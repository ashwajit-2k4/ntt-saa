==> flow/design.v <==
module mod_mult_m_23 (
  input  wire        clk,
  input  wire        rst,
  input  wire [22:0] modulus,        
  input  wire [23:0] modulus_inv,    
  input  wire [22:0] input_data0,
  input  wire [22:0] input_data1,
  output reg  [22:0] output_data
);
  reg [45:0] x_stage_00, x_stage_01, x_stage_10;
  reg [22:0] q_est;
  reg [47:0] r_partial0, r_partial1, r_partial2, r_est;
  reg [46:0] y_partial0, y_partial1, y_partial2, y_term;
  reg [22:0] diff;
  always @(posedge clk or negedge rst) begin
    if (!rst) begin
      x_stage_00 <= 0;
      x_stage_01 <= 0;
    end else begin
      x_stage_00 <= input_data0 * input_data1[16:0];
      x_stage_01 <= input_data0 * input_data1[22:17];
    end
  end
  always @(posedge clk or negedge rst) begin
    if (!rst)
      x_stage_10 <= 0;
    else
      x_stage_10 <= x_stage_00 + (x_stage_01 << 17);
  end
  always @(posedge clk or negedge rst) begin
    if (!rst)
      q_est <= 0;
    else
      q_est <= x_stage_10[45:23];
  end
  always @(posedge clk or negedge rst) begin
    if (!rst) begin
      r_partial0 <= 0;
      r_partial1 <= 0;
      r_partial2 <= 0;
      r_est <= 0;
    end else begin
      r_partial0 <= (q_est << 23);
      r_partial1 <= r_partial0 + (q_est << 13);
      r_partial2 <= r_partial1 + (q_est << 3);
      r_est <= r_partial2 - q_est;
    end
  end
  always @(posedge clk or negedge rst) begin
    if (!rst) begin
      y_partial0 <= 0;
      y_partial1 <= 0;
      y_partial2 <= 0;
      y_term <= 0;
    end else begin
      y_partial0 <= (r_est[22:0] << 23);
      y_partial1 <= y_partial0 - (r_est[22:0] << 13);
      y_partial2 <= y_partial1 + r_est[22:0];
      y_term <= y_partial2;
    end
  end
  always @(posedge clk or negedge rst) begin
    if (!rst) begin
      diff <= 0;
      output_data <= 0;
    end else begin
      diff <= x_stage_10[22:0] - y_term[22:0];
      if (diff >= (modulus << 1))
        output_data <= diff - (modulus << 1);
      else if (diff >= modulus)
        output_data <= diff - modulus;
      else
        output_data <= diff;
    end
  end
endmodule
* Tool chain data of mod_mult_m_23
The steps from the RTL of mod_mult_m_23 to its reports follow in flow order. Line numbers count from 1 in the design file above. Operators carry their Yosys type and port widths (W data, S select, Z words). Library cell names are shortened. Not given: --
Set-up: top mod_mult_m_23, clock port clk, cell library sky130hd, library corner tt_025C_1v80

* Word level
Source: Yosys, flattened and elaborated, memories not mapped. Widths are those after wreduce; folded enables and synchronous resets count as part of the registers. Registers that Yosys merges into a memory's read port (data or address) are not register bits. Print and check cells do not count. Equal cells are merged and count once.
Storage and ports: flip-flop bits (word level) 322, bits of input ports 95, output and inout bits 23, cells after elaboration 27
Operators by class: $add $sub $neg 9, $mul 2, order comparisons 2, muxes and demuxes 2
Operators by type and width (number):
- $mul A23 B17 Y40 | 1
- $mul A23 B6 Y29 | 1
- $sub A23 B23 Y23 | 4
- $add A23 B23 Y23 | 2
- $ge A23 B23 Y1 | 2
- $add A40 B46 Y46 | 1
- $mux W23 | 2
- $add A1 B23 Y23 const A | 1
- $sub A1 B23 Y23 const A | 1

* Longest topological paths
Longest topological path by Yosys (ltp), each cell counted once; first at word level (registers and memories cut), then after technology mapping (sequential cells cut; the memories' decode and read muxes count).
Logic depth: word-level depth 3, ABC_AREA 0, mapped depth 24, mapped depth without buffers 23

* Mapped cells and area
The flow's flattened synthesis, as Yosys stat reports it; memories are mapped. The netlist is that of the ABC_AREA named above (0 if unset); the other value can give another one. Totals and module areas in this step are rounded.
Cells by type:
- fa_1 | number 405, total area 8.11E+03 sq um
- dfrtp_1 | number 281, total area 7.03E+03 sq um
- ha_1 | number 280, total area 3503.36 sq um
- inv_1 | number 572, total area 2.15E+03 sq um
- nand2_1 | number 454, total area 1.7E+03 sq um
- and2_1 | number 175, total area 1094.8 sq um
- xnor2_1 | number 118, total area 1.03E+03 sq um
- a21oi_1 | number 143, total area 715.686 sq um
- a21o_1 | number 72, total area 540.518 sq um
- clkbuf_1 | number 110, total area 412.896 sq um
- xor2_1 | number 46, total area 402.886 sq um
- nor2_1 | number 94, total area 352.838 sq um
- o21ai_0 | number 69, total area 345.331 sq um
- o21a_1 | number 34, total area 255.245 sq um
- o21bai_1 | number 33, total area 247.738 sq um
- nor3_1 | number 38, total area 190.182 sq um
- mux2i_1 | number 15, total area 150.144 sq um
- nand3_1 | number 29, total area 145.139 sq um
Other cell types: 55; their cells: 271.
Mapped netlist: standard cells after synthesis 3239, mapped area 30000 sq um, sequential part of the area 7000 sq um, mapped flip-flops 281, buffer cells 116

* Path before layout
Source: OpenSTA report_checks on the synthesized netlist (no wires, ideal clock, input and output delay 20% of the period each), path of least setup slack; recovery checks are left aside. Register names are those of the netlist, which keeps one name where synthesis merged equal registers.
Timing after synthesis: path kind input -> register, start in input_data1[2], end reg x_stage_00[36], period 10.2 ns, input delay 2.040 ns, time at the first pin 2.040 ns, data arrival time 7.580 ns, required time 10.131 ns, slack 2.552 ns, path delay 5.609 ns, stages 22, path buffers 1, synthesis period reached 7.648 ns
"path delay" is the arrival time less input delay plus setup time. "stages": output pins that drive a net of the path, with the launching flip-flop's if there is one; two outputs of one cell count as two. "synthesis period reached" is the clock period less the worst setup slack; recovery checks do not enter. This is arithmetic on one report: input and output delays are still those of the set period (20% each). The rows between start and end are the longest chain of elaborated cells between them; the timing report does not say that the signal goes this way. Where chains are equally long, one stands for them. Each line given opens the expression or statement behind the cell; cells for indexed reads and writes are added by Yosys, which also makes memories of some case tables.
Between the ends, after synthesis: cells stage by stage clkbuf_1 > and2_1 > fa_1 > inv_1 > fa_1 > inv_1 > fa_1 > inv_1 > fa_1 > inv_1 > fa_1 > fa_1 > ha_1 > a21o_1 > a21o_1 > a211oi_2 > o211ai_1 > o21ai_2 > a21oi_1 > o41a_1 > or4b_1 > nand3_1, cells in the longest elaborated chain 1, elaborated cells between the ends (all ways) 1, RTL lines with such cells 1
RTL lines, path after synthesis:
- from (decl) | line 7 | input  wire [22:0] input_data1,
- $mul A23 B17 Y40 | line 20 | x_stage_00 <= input_data0 * input_data1[16:0];
- to (assign) | line 17 | x_stage_00 <= 0;
- to (assign) | line 20

* Timing after layout
From the final timing report of job 1: the path of least setup slack in the routed layout; clock arrival at registers is part of the times.
Timing after layout: path kind input -> register, start in input_data1[11], end reg x_stage_00[36], period 5.4 ns, input delay 1.08 ns, time at the first pin 1.08 ns, data arrival time 6.99 ns, required time 5.93 ns, slack -1.07 ns, stages 20, path buffers 2
The rows between start and end are the longest chain of elaborated cells between them; the timing report does not say that the signal goes this way. Where chains are equally long, one stands for them.
Between the ends, after layout: cells stage by stage buf_2 > buf_4 > nand2_1 > fa_1 > inv_1 > fa_1 > fa_1 > fa_1 > fa_1 > fa_1 > ha_4 > a21o_1 > a21o_1 > a211oi_2 > o211ai_1 > o21ai_4 > a21oi_2 > o41a_1 > or4b_1 > nand3_1, cells in the longest elaborated chain 1, elaborated cells between the ends (all ways) 1, RTL lines with such cells 1
RTL lines, path after layout:
- from (decl) | line 7 | input  wire [22:0] input_data1,
- $mul A23 B17 Y40 | line 20 | x_stage_00 <= input_data0 * input_data1[16:0];
- to (assign) | line 17 | x_stage_00 <= 0;
- to (assign) | line 20

Data sheet: physical implementation of mod_mult_m_23

Record of 2 stored runs of the RTL-to-layout flow on mod_mult_m_23, platform sky130hd. The runs are unordered. Constraints: input delay and output delay 20% of the set period each, output load 0.01 pF.
By "clock period achieved" is meant the clock period of the run minus its worst setup slack. This is arithmetic on one report: input and output delays are still those of the set period (20% each).
"time used up by the worst setup path" = time allowed to the worst setup path (clock period - input delay - output delay, where it has them) - its slack; a late launch clock adds to it, a late capture clock takes from it.
Results are given in rounded form.

[job 1] flow files
==> flow/run.sh <==
#!/bin/bash
# the make line also repeats the synthesis and layout settings of config.mk as NAME=value (left out here)
make -C /OpenROAD-flow-scripts/flow DESIGN_CONFIG=/design/flow/config.mk WORK_HOME=/design/flow/orfs CLKGATE_MAP_FILE= finish
==> flow/config.mk <==
export PLATFORM = sky130hd
export DESIGN_NAME = mod_mult_m_23
export DESIGN_NICKNAME = mod_mult_m_23
export VERILOG_FILES = /design/flow/design.v
export SDC_FILE = /design/flow/constraint.sdc
export NUM_CORES = 4
export LEC_CHECK = 0
export ABC_AREA = 0
export CAP_MARGIN = 20
export CELL_PAD_IN_SITES_DETAIL_PLACEMENT = 0
export CORE_ASPECT_RATIO = 0.97
export CORE_MARGIN = 2
export CORE_UTILIZATION = 28
export GPL_ROUTABILITY_DRIVEN = 1
export GPL_TIMING_DRIVEN = 1
export MAX_ROUTING_LAYER = met4
export MIN_ROUTING_LAYER = met2
export PLACE_DENSITY = 0.74
export SLEW_MARGIN = 20
==> flow/constraint.sdc <==
create_clock -name core_clock -period 5.4 [get_ports {clk}]
set_input_delay 1.0800 -clock core_clock [delete_from_list [all_inputs] [get_ports {clk}]]
set_output_delay 1.0800 -clock core_clock [all_outputs]
set_load 0.01 [all_outputs]

[job 1] result: worst setup slack after layout -1.1 ns; final worst hold slack 0.34 ns; chip area after synthesis (Yosys) 30000 sq um; time used up by the worst setup path 5.39 ns; class of the worst setup path input -> register; setup TNS -19 ns; clock period achieved 6.466 ns; standard-cell area after layout 38000 sq um; die footprint 110000 sq um; utilization of the finished layout 36%

[job 2] flow files
==> flow/run.sh <==
#!/bin/bash
# the make line also repeats the synthesis and layout settings of config.mk as NAME=value (left out here)
make -C /OpenROAD-flow-scripts/flow DESIGN_CONFIG=/design/flow/config.mk WORK_HOME=/design/flow/orfs CLKGATE_MAP_FILE= finish
==> flow/config.mk <==
export PLATFORM = sky130hd
export DESIGN_NAME = mod_mult_m_23
export DESIGN_NICKNAME = mod_mult_m_23
export VERILOG_FILES = /design/flow/design.v
export SDC_FILE = /design/flow/constraint.sdc
export NUM_CORES = 4
export LEC_CHECK = 0
export CAP_MARGIN = 20
export CELL_PAD_IN_SITES_DETAIL_PLACEMENT = 0
export CORE_ASPECT_RATIO = 0.64
export CORE_MARGIN = 7
export CORE_UTILIZATION = 55
export CTS_CLUSTER_DIAMETER = 20
export GPL_TIMING_DRIVEN = 1
export PLACE_DENSITY = 0.68
export SETUP_SLACK_MARGIN = -0.26
export SLEW_MARGIN = 35
==> flow/constraint.sdc <==
create_clock -name core_clock -period 10.5 [get_ports {clk}]
set_input_delay 2.1000 -clock core_clock [delete_from_list [all_inputs] [get_ports {clk}]]
set_output_delay 2.1000 -clock core_clock [all_outputs]
set_load 0.01 [all_outputs]

[job 2] result: worst setup slack after layout 1.7 ns; final worst hold slack 0.34 ns; chip area after synthesis (Yosys) 30000 sq um; time used up by the worst setup path 6.66 ns; class of the worst setup path input -> register; setup TNS 0.000 ns; clock period achieved 8.764 ns; standard-cell area after layout 34000 sq um; die footprint 62000 sq um; utilization of the finished layout 63%
