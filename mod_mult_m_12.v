==> flow/design.v <==
module mod_mult_m_12 (
  input  wire        clk,
  input  wire        rst,
  input  wire [11:0] modulus,        
  input  wire [12:0] modulus_inv,    
  input  wire [11:0] input_data0,
  input  wire [11:0] input_data1,
  output reg  [11:0] output_data
);
  reg [23:0] product;                 
  reg [12:0] q_est;                  
  reg [25:0] r_partial0, r_partial1, r_partial2, r_partial3, r_est;  
  reg [24:0] y_partial0, y_partial1, y_partial2, y_term;             
  reg [12:0] diff_stage12;           
  reg [12:0] temp_result_stage13;    
  always @(posedge clk or negedge rst) begin
    if (!rst)
      product <= 0;
    else
      product <= input_data0 * input_data1;
  end
  always @(posedge clk or negedge rst) begin
    if (!rst)
      q_est <= 0;
    else
      q_est <= product[23:11];
  end
  always @(posedge clk or negedge rst) begin
    if (!rst) begin
      r_partial0 <= 0;
      r_partial1 <= 0;
      r_partial2 <= 0;
      r_partial3 <= 0;
      r_est      <= 0;
    end else begin
      r_partial0 <= (q_est << 12);
      r_partial1 <= r_partial0 + (q_est << 10);
      r_partial2 <= r_partial1 - (q_est << 6);
      r_partial3 <= r_partial2 - (q_est << 4);
      r_est      <= r_partial3 - q_est;
    end
  end
  always @(posedge clk or negedge rst) begin
    if (!rst) begin
      y_partial0 <= 0;
      y_partial1 <= 0;
      y_partial2 <= 0;
      y_term     <= 0;
    end else begin
      y_partial0 <= (r_est[11:0] << 11);
      y_partial1 <= y_partial0 + (r_est[11:0] << 10);
      y_partial2 <= y_partial1 + (r_est[11:0] << 8);
      y_term     <= y_partial2 + r_est[11:0];
    end
  end
  always @(posedge clk or negedge rst) begin
    if (!rst)
      diff_stage12 <= 0;
    else
      diff_stage12 <= product[11:0] - y_term[12:0];
  end
  always @(posedge clk or negedge rst) begin
    if (!rst)
      temp_result_stage13 <= 0;
    else if (diff_stage12 >= (modulus << 1))
      temp_result_stage13 <= diff_stage12 - (modulus << 1);
    else if (diff_stage12 >= modulus)
      temp_result_stage13 <= diff_stage12 - modulus;
    else
      temp_result_stage13 <= diff_stage12;
  end
  always @(posedge clk or negedge rst) begin
    if (!rst)
      output_data <= 0;
    else
      output_data <= temp_result_stage13[11:0];
  end
endmodule
-- Tool chain data of mod_mult_m_12
The steps from the RTL of mod_mult_m_12 to its reports follow in flow order.
Lines are those of the file above, counted from 1.
Cell names lack the library's common part.
A cell with - has no value.
- design top: mod_mult_m_12
- clock port: clk
- standard-cell library: sky130hd
- timing corner: tt_025C_1v80

-- Word level
Source: Yosys, flattened and elaborated, memories not mapped. Widths are those after wreduce; folded enables and synchronous resets count as part of the registers. Registers that Yosys merges into a memory's read port (data or address) are not register bits. Print and check cells do not count. Equal cells are merged and count once.
- output and inout port bits at 12
- noted bits in latches: 0
- word width x clocked read ports at 0
- bits in registers at 161
- noted word-level cells: 28
- input bits: 51
- memories at 0
- memory bits (writable): 0
- bits in read-only memories: 0
- multipliers at 1
- magnitude comparators: 2
- noted reduce/logical cells: 0
- shift operators at 0
- equality and inequality tests at 0
- $add $sub $neg at 10
- muxes and demuxes: 2
- noted bitwise gates (word level): 0
- noted div/mod/pow operators: 0
- operator list (cell ; count):
    12-bit by 12-bit multiplier with 23-bit output ; 1
    12-bit subtractor ; 5
    13-bit adder ; 2
    12-bit 2-to-1 mux ; 2
    12-bit by 13-bit subtractor with 13-bit output ; 1
    13-bit by 12-bit adder with 13-bit output ; 1
    13-bit by 12-bit greater-or-equal comparator with 1-bit output ; 1
    13-bit greater-or-equal comparator ; 1
    1-bit by 12-bit adder with 12-bit output with constant A ; 1

-- Depth
Longest topological path by Yosys (ltp), each cell counted once; first at word level (registers and memories cut), then after technology mapping (sequential cells cut; the memories' decode and read muxes count).
- word-level depth at 3
- ABC_AREA: 0
- depth in mapped cells: 20
- gate-level depth less buffers: 19

-- Mapped cells and area
The flow's flattened synthesis, as Yosys stat reports it; memories are mapped. The netlist is that of the ABC_AREA named above (0 if unset); the other value can give another one.
Totals and module areas in this step are rounded.
- cells by type (cell type ; count ; area in all (sq um)):
    dfrtp_1 ; 110 ; 2752.64
    fa_1 ; 104 ; 2.08E+03
    ha_1 ; 114 ; 1.43E+03
    inv_1 ; 186 ; 698.17
    and2_1 ; 71 ; 444.176
    xnor2_1 ; 48 ; 420.403
    nand2_1 ; 97 ; 364.099
    a21oi_1 ; 42 ; 210.202
    mux2i_1 ; 17 ; 170.163
    xor2_1 ; 19 ; 166.41
    a21o_1 ; 14 ; 105.101
    nor2_1 ; 26 ; 97.594
    o21a_1 ; 13 ; 97.594
    clkbuf_1 ; 24 ; 90.086
    o21ai_1 ; 17 ; 85.082
    o21ai_0 ; 15 ; 75.072
    nor3_1 ; 14 ; 70.067
    nor2b_1 ; 11 ; 68.816
Other cell types: 39; their cells: 84.
- noted sequential part of the area: 2753 sq um
- buffer cells at 27
- cell area after synthesis: 10110 sq um
- flip-flops at 110
- noted mapped cells: 1026

-- Worst setup path after synthesis
Source: OpenSTA report_checks on the synthesized netlist (no wires, ideal clock, input and output delay 20% of the period each), path of least setup slack; recovery checks are left aside. Register names are those of the netlist, which keeps one name where synthesis merged equal registers.
- path type: input-to-reg
- from: input input_data1[5]
- to: register (name not given)
- noted arrival time: 5.504 ns
- path delay: 4.501 ns
- noted stages on the path: 18
- input delay at 1.130 ns
- time at the first pin at 1.130 ns
- setup slack at 0.019 ns
- noted buffers on the path: 1
- noted data required time: 5.523 ns
- noted library setup time: 0.127 ns
- noted period: 5.65 ns
- synthesis period reached: 5.631 ns
"path delay" = arrival - input delay + setup time.
"stages on the path": output pins that drive a net of the path, with the launching flip-flop's if there is one; two outputs of one cell count as two.
"synthesis period reached" is the clock period less the worst setup slack; recovery checks do not enter. This is arithmetic on one report: input and output delays are still those of the set period (20% each).
Between the ends stands the longest chain of elaborated cells between them, by number of cells; it is not shown to be the way that was timed. Of several equally long chains one is given.
A line is the first line of the expression or statement that the cell stems from. Yosys adds cells for indexed reads and writes and turns some case tables into memories.
- path through: clkbuf_1 > nand2_1 > fa_1 > fa_1 > inv_1 > fa_1 > fa_1 > inv_1 > fa_1 > inv_1 > ha_1 > o21ai_0 > o21bai_2 > a31oi_1 > o211ai_1 > a21oi_1 > o21ai_1 > xor2_1
- cells in the longest elaborated chain at 1
- elaborated cells on any way between the ends at 1
- source lines of those cells at 1
- classes of those cells: mul (1)
- RTL lines, path after synthesis (what ; RTL line ; text):
    start, declared ; 7 ; input  wire [11:0] input_data1,
    12-bit by 12-bit multiplier with 23-bit output ; 20 ;
    end, assigned ; 18 ;
    end, assigned ; 20 ;

-- Path in the finished layout
Path of least setup slack in the final report of stored run 1 (OpenROAD, finished layout, wires in). Where an end is a register, its clock arrival counts in the times.
- path type: input-to-reg
- from: input input_data1[3]
- to: register (name not given)
- noted data required time: 5.45 ns
- noted period: 5.21 ns
- noted library setup time: 0.11 ns
- time at the first pin at 1.04 ns
- input delay at 1.04 ns
- noted stages on the path: 20
- noted arrival time: 5.44 ns
- setup slack at 0.01 ns
- noted buffers on the path: 3
Between the ends stands the longest chain of elaborated cells between them, by number of cells; it is not shown to be the way that was timed. Of several equally long chains one is given.
- path through: buf_6 > buf_6 > buf_4 > nand2_4 > fa_2 > inv_1 > fa_1 > inv_1 > fa_1 > fa_1 > fa_1 > inv_2 > ha_4 > nand4_1 > nor2_2 > o31ai_4 > a211o_4 > o221ai_2 > a21oi_2 > xnor2_1
- cells in the longest elaborated chain at 1
- elaborated cells on any way between the ends at 1
- source lines of those cells at 1
- classes of those cells: mul (1)
- RTL lines, path post-layout (what ; RTL line ; text):
    start, declared ; 7 ; input  wire [11:0] input_data1,
    12-bit by 12-bit multiplier with 23-bit output ; 20 ;
    end, assigned ; 18 ;
    end, assigned ; 20 ;

Lab notebook: mod_mult_m_12

Below are 2 stored runs of the flow (Yosys, OpenROAD; platform sky130hd) on mod_mult_m_12, each with its settings and what was measured, unordered. Constraints: input delay and output delay 20% of the set period each, output load 0.01 pF.
By "period achieved" is meant the clock period of the run minus its worst setup slack. This is arithmetic on one report: input and output delays are still those of the set period (20% each).
By "critical path time" is meant the share of the clock period that the worst setup path is allowed (20% is reserved at inputs, 20% at outputs), minus its slack. Clock arrival times at its registers enter into it.
"total power after layout" rests on the timing tool's default activity at the inputs, not on a simulated workload.
The results are shown rounded.

Stored run 1

==> flow/run.sh <==
#!/bin/bash
# the make line also repeats the synthesis and layout settings of config.mk as NAME=value (left out here)
make -C /OpenROAD-flow-scripts/flow DESIGN_CONFIG=/design/flow/config.mk WORK_HOME=/design/flow/orfs CLKGATE_MAP_FILE= finish
==> flow/config.mk <==
export PLATFORM = sky130hd
export DESIGN_NAME = mod_mult_m_12
export DESIGN_NICKNAME = mod_mult_m_12
export VERILOG_FILES = /design/flow/design.v
export SDC_FILE = /design/flow/constraint.sdc
export NUM_CORES = 4
export LEC_CHECK = 0
export CAP_MARGIN = 20
export CORE_MARGIN = 2
export CORE_UTILIZATION = 40
export SLEW_MARGIN = 20
==> flow/constraint.sdc <==
create_clock -name core_clock -period 5.21 [get_ports {clk}]
set_input_delay 1.0420 -clock core_clock [delete_from_list [all_inputs] [get_ports {clk}]]
set_output_delay 1.0420 -clock core_clock [all_outputs]
set_load 0.01 [all_outputs]

Measured in stored run 1:
- total power after layout: 7993 uW
- worst setup slack after layout at 0.010 ns
- noted the period achieved: 5.200 ns
- critical path time: 4.16 ns
- worst path kind: input-to-reg
- noted the final worst hold slack: 0.348 ns
- setup TNS at 0.000 ns
- die outline area at 26560 sq um
- noted the standard-cell area after routing: 12120 sq um
- noted the cell area after synthesis: 10110 sq um
- noted the post-route utilization: 48.6 %

Stored run 2

==> flow/run.sh <==
#!/bin/bash
# the make line also repeats the synthesis and layout settings of config.mk as NAME=value (left out here)
make -C /OpenROAD-flow-scripts/flow DESIGN_CONFIG=/design/flow/config.mk WORK_HOME=/design/flow/orfs CLKGATE_MAP_FILE= finish
==> flow/config.mk <==
export PLATFORM = sky130hd
export DESIGN_NAME = mod_mult_m_12
export DESIGN_NICKNAME = mod_mult_m_12
export VERILOG_FILES = /design/flow/design.v
export SDC_FILE = /design/flow/constraint.sdc
export NUM_CORES = 4
export LEC_CHECK = 0
export ABC_AREA = 0
export CAP_MARGIN = 35
export CORE_ASPECT_RATIO = 1.07
export CORE_MARGIN = 2
export CORE_UTILIZATION = 26
export GPL_TIMING_DRIVEN = 1
export MAX_ROUTING_LAYER = met5
export PLACE_DENSITY_LB_ADDON = 0.06
export SETUP_SLACK_MARGIN = 0.23
export SLEW_MARGIN = 15
export TNS_END_PERCENT = 15
==> flow/constraint.sdc <==
create_clock -name core_clock -period 3.93 [get_ports {clk}]
set_input_delay 0.7860 -clock core_clock [delete_from_list [all_inputs] [get_ports {clk}]]
set_output_delay 0.7860 -clock core_clock [all_outputs]
set_load 0.01 [all_outputs]

Measured in stored run 2:
- total power after layout: 11390 uW
- worst setup slack after layout at -1.029 ns
- noted the period achieved: 4.959 ns
- critical path time: 4.17 ns
- worst path kind: input-to-reg
- noted the final worst hold slack: 0.341 ns
- setup TNS at -11.09 ns
- die outline area at 40470 sq um
- noted the standard-cell area after routing: 12690 sq um
- noted the cell area after synthesis: 10110 sq um
- noted the post-route utilization: 33.2 %
