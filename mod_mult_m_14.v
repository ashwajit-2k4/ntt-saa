==> flow/design.v <==
module mod_mult_m_14 (
  input  wire        clk,
  input  wire        rst,
  input  wire [13:0] modulus,
  input  wire [14:0] modulus_inv,
  input  wire [13:0] input_data0,
  input  wire [13:0] input_data1,
  output reg  [13:0] output_data
);
  reg [27:0] product;                
  reg [13:0] q_est;                 
  reg [29:0] r_partial0, r_partial1, r_partial2, r_partial3, r_partial4, r_partial5, r_est;  
  reg [24:0] y_partial0, y_partial1, y_term;  
  reg [14:0] diff;                 
  reg [13:0] result;               
  always @(posedge clk or negedge rst) begin
    if (!rst)
      product <= 0;
    else
      product <= input_data0 * input_data1;
  end
  always @(posedge clk or negedge rst) begin
    if (!rst)
      q_est <= 0;
    else
      q_est <= product[27:14];
  end
  always @(posedge clk or negedge rst) begin
    if (!rst) begin
      r_partial0 <= 0;
      r_partial1 <= 0;
      r_partial2 <= 0;
      r_partial3 <= 0;
      r_partial4 <= 0;
      r_partial5 <= 0;
      r_est      <= 0;
    end else begin
      r_partial0 <= (q_est << 14);                
      r_partial1 <= r_partial0 + (q_est << 12);   
      r_partial2 <= r_partial1 + (q_est << 10);   
      r_partial3 <= r_partial2 + (q_est << 8);    
      r_partial4 <= r_partial3 + (q_est << 6);    
      r_partial5 <= r_partial4 + (q_est << 4);    
      r_est      <= r_partial5 + (q_est << 1) + q_est;  
    end
  end
  always @(posedge clk or negedge rst) begin
    if (!rst) begin
      y_partial0 <= 0;
      y_partial1 <= 0;
      y_term     <= 0;
    end else begin
      y_partial0 <= (r_est[13:0] << 13);
      y_partial1 <= y_partial0 + (r_est[13:0] << 12);
      y_term     <= y_partial1 + r_est[13:0];
    end
  end
  always @(posedge clk or negedge rst) begin
    if (!rst)
      diff <= 0;
    else
      diff <= product[13:0] - y_term[14:0];
  end
  always @(posedge clk or negedge rst) begin
    if (!rst)
      output_data <= 0;
    else if (diff >= (modulus << 1))
      output_data <= diff - (modulus << 1);
    else if (diff >= modulus)
      output_data <= diff - modulus;
    else
      output_data <= diff;
  end
endmodule
## Reports on mod_mult_m_14

The steps from the RTL of mod_mult_m_14 to its reports follow in flow order.
Line numbers count from 1 in the design file above.
Operators: Yosys type, input widths -> output width; for muxes data width and select width s.
Library cell names are shortened.
The mark - stands for no value.

- Top: mod_mult_m_14
- Clock port: clk
- Cell library: sky130hd
- Corner: tt_025C_1v80

## After elaboration

Source: Yosys, flattened and elaborated, memories not mapped. Widths are those after wreduce; folded enables and synchronous resets count as part of the registers. Registers that Yosys merges into a memory's read port (data or address) are not register bits. Print and check cells do not count. Equal cells are merged and count once.

- Flip-flop bits (word level): 187
- Output and inout port bits: 14

- $add $sub $neg: 12
- $mul: 1
- Magnitude comparators: 2
- Muxes and demuxes: 2

Operators with widths:

| operator | number |
|---|---|
| $mul 14x14->28 | 1 |
| $add 14x14->14 | 6 |
| $sub 14x14->14 | 2 |
| $mux 14 | 2 |
| $sub 14x15->15 | 1 |
| $add 15x14->15 | 1 |
| $ge 15x14->1 | 1 |
| $add 15x15->15 | 1 |
| $ge 15x15->1 | 1 |
| $add 1x14->14 const A | 1 |

## Depth

Depth = most cells in a row (Yosys ltp): at word level without a register or memory, in the mapped netlist without a sequential cell, where the memories' decode and read muxes count.

- Word-level depth: 3
- ABC_AREA: 0
- Gate-level depth with buffers: 24
- Mapped depth without buffers: 22

## Netlist

The flow's flattened synthesis, as Yosys stat reports it; memories are mapped. The netlist is that of the ABC_AREA named above (0 if unset); the other value can give another one.

- Cells in the netlist: 1300
- Chip area (Yosys): 0.0126809 mm²
- Flip-flops: 111
- Buffers: 36

Cells by type:

| cell type | number | total area (µm²) |
|---|---|---|
| fa_1 | 156 | 3.12E+03 |
| dfrtp_1 | 111 | 2.78E+03 |
| ha_1 | 157 | 1.96E+03 |
| inv_1 | 219 | 822.038 |
| and2_1 | 102 | 638.112 |
| nand2_1 | 126 | 472.954 |
| xnor2_1 | 53 | 464.195 |
| a21oi_1 | 49 | 245.235 |
| xor2_1 | 19 | 166.41 |
| nor2_1 | 43 | 161.405 |
| mux2i_1 | 16 | 160.154 |
| a21o_1 | 16 | 120.115 |
| clkbuf_1 | 30 | 112.608 |
| o21a_1 | 15 | 112.608 |
| o21ai_0 | 22 | 110.106 |
| o21bai_1 | 11 | 82.579 |
| nor2b_1 | 10 | 62.56 |
| nand3_1 | 12 | 60.058 |

Not listed: further types 52, cells in them 133.

## Timing after synthesis

Source: OpenSTA report_checks on the synthesized netlist (no wires, ideal clock, input and output delay 20% of the period each), path of least setup slack; recovery checks are left aside. Register names are those of the netlist, which keeps one name where synthesis merged equal registers.

- Kind: input port to flip-flop
- Start point: input port input_data1[3]
- End point: register (no name shown)
- Period: 8.61 ns
- External input delay: 1.722 ns
- Launch time at the first pin: 1.722 ns
- Arrival time: 7.107 ns
- Required time: 8.486 ns
- Path slack: 1.379 ns
- Path delay: 5.509 ns
- Stages on the path: 23
- Synthesis period reached: 7.231 ns

"path delay" = arrival - input delay + setup time.
"stages on the path" counts driving pins, that of a launching flip-flop among them; a cell with two outputs on the path counts twice.
"synthesis period reached" = period - worst setup slack (recovery checks aside). The figure is calculated, with input and output delays left at 20% of the set period.
Between the ends stands the longest chain of elaborated cells between them, by number of cells; it is not shown to be the way that was timed. Of several equally long chains one is given.
Each line given opens the expression or statement behind the cell; cells for indexed reads and writes are added by Yosys, which also makes memories of some case tables.

- Cell sequence: clkbuf_1 -> and2_1 -> fa_1 -> inv_1 -> fa_1 -> inv_1 -> fa_1 -> inv_1 -> fa_1 -> inv_1 -> fa_1 -> inv_1 -> fa_1 -> inv_1 -> ha_1 -> a2111oi_1 -> o21ai_2 -> nand3_2 -> a31oi_4 -> a31oi_4 -> o311a_2 -> nor3b_2 -> a211o_1
- Length of the longest elaborated chain: 1

Ends and longest elaborated chain, after synthesis:

| element | RTL line | RTL |
|---|---|---|
| start: declaration | 7 | `input  wire [13:0] input_data1,` |
| $mul 14x14->28 | 20 |  |
| end: assignment | 18 |  |
| end: assignment | 20 |  |
| end: declaration | 10 |  |

## Timing after layout

From the final timing report of job 2: the path of least setup slack in the routed layout; clock arrival at registers is part of the times.

- Kind: input port to flip-flop
- Start point: input port input_data1[2]
- End point: register (no name shown)
- Period: 11.0 ns
- External input delay: 2.20 ns
- Launch time at the first pin: 2.20 ns
- Arrival time: 9.03 ns
- Required time: 11.25 ns
- Path slack: 2.23 ns
- Stages on the path: 21

Between the ends stands the longest chain of elaborated cells between them, by number of cells; it is not shown to be the way that was timed. Of several equally long chains one is given.

- Cell sequence: clkdlybuf4s50_1 -> and2_1 -> fa_1 -> inv_1 -> fa_1 -> inv_1 -> fa_1 -> fa_1 -> fa_1 -> inv_1 -> fa_1 -> inv_1 -> ha_1 -> a211oi_1 -> o21ai_1 -> a21oi_1 -> a31oi_4 -> a31oi_4 -> o311a_2 -> nor3b_2 -> a211o_1
- Length of the longest elaborated chain: 1

Ends and longest elaborated chain, post-layout:

| element | RTL line | RTL |
|---|---|---|
| start: declaration | 7 | `input  wire [13:0] input_data1,` |
| $mul 14x14->28 | 20 |  |
| end: assignment | 18 |  |
| end: assignment | 20 |  |
| end: declaration | 10 |  |

==> runs of mod_mult_m_14 <==
Record of 2 stored runs of the RTL-to-layout flow on mod_mult_m_14, platform sky130hd. The runs are unordered. Constraints: input delay and output delay 20% of the set period each, output load 0.01 pF.
"period reached" is the run's clock period less its worst setup slack. It is reckoned from that one timing run; input and output delays stay at 20% of the period that was set.
By "critical path time" is meant the share of the clock period that the worst setup path is allowed (20% is reserved at inputs, 20% at outputs), minus its slack. Clock arrival times at its registers enter into it.
A setting shown as n/a is not set for that run.
A result given as n/a is not shown for that run.

| item | job 1 | job 2 |
|---|---|---|
| period_ns | 4.2 | 11.0 |
| CORE_UTILIZATION | 43 | 37 |
| SETUP_SLACK_MARGIN | 0.53 | 2.01 |
| PLACE_DENSITY | 0.69 | 0.65 |
| CORE_ASPECT_RATIO | 0.66 | n/a |
| CORE_MARGIN | 2 | 5 |
| CELL_PAD_IN_SITES_GLOBAL_PLACEMENT | 3 | n/a |
| CELL_PAD_IN_SITES_DETAIL_PLACEMENT | 2 | 2 |
| ABC_AREA | 1 | 0 |
| CTS_CLUSTER_SIZE | 44 | 66 |
| CTS_CLUSTER_DIAMETER | 323 | n/a |
| CAP_MARGIN | 5 | 10 |
| SLEW_MARGIN | 0 | 20 |
| MIN_ROUTING_LAYER | met2 | n/a |
| TNS_END_PERCENT | n/a | 10 |
| cell area after synthesis (mm²) | n/a | 0.0126809 |
| setup slack of the worst path (ns) | n/a | 2.225 |
| critical path time (ns) | n/a | 6.57 |
| kind of the worst setup path | n/a | input port to flip-flop |
| post-route utilization (%) | n/a | 41.6 |
| period reached (ns) | n/a | 8.775 |
| worst hold slack (ns) | n/a | 0.351 |
| area of the standard cells in the finished layout (mm²) | n/a | 0.0140034 |
| die outline area (mm²) | n/a | 0.0380757 |

Job 1: no final report: clock tree synthesis broke off with DPL-0033
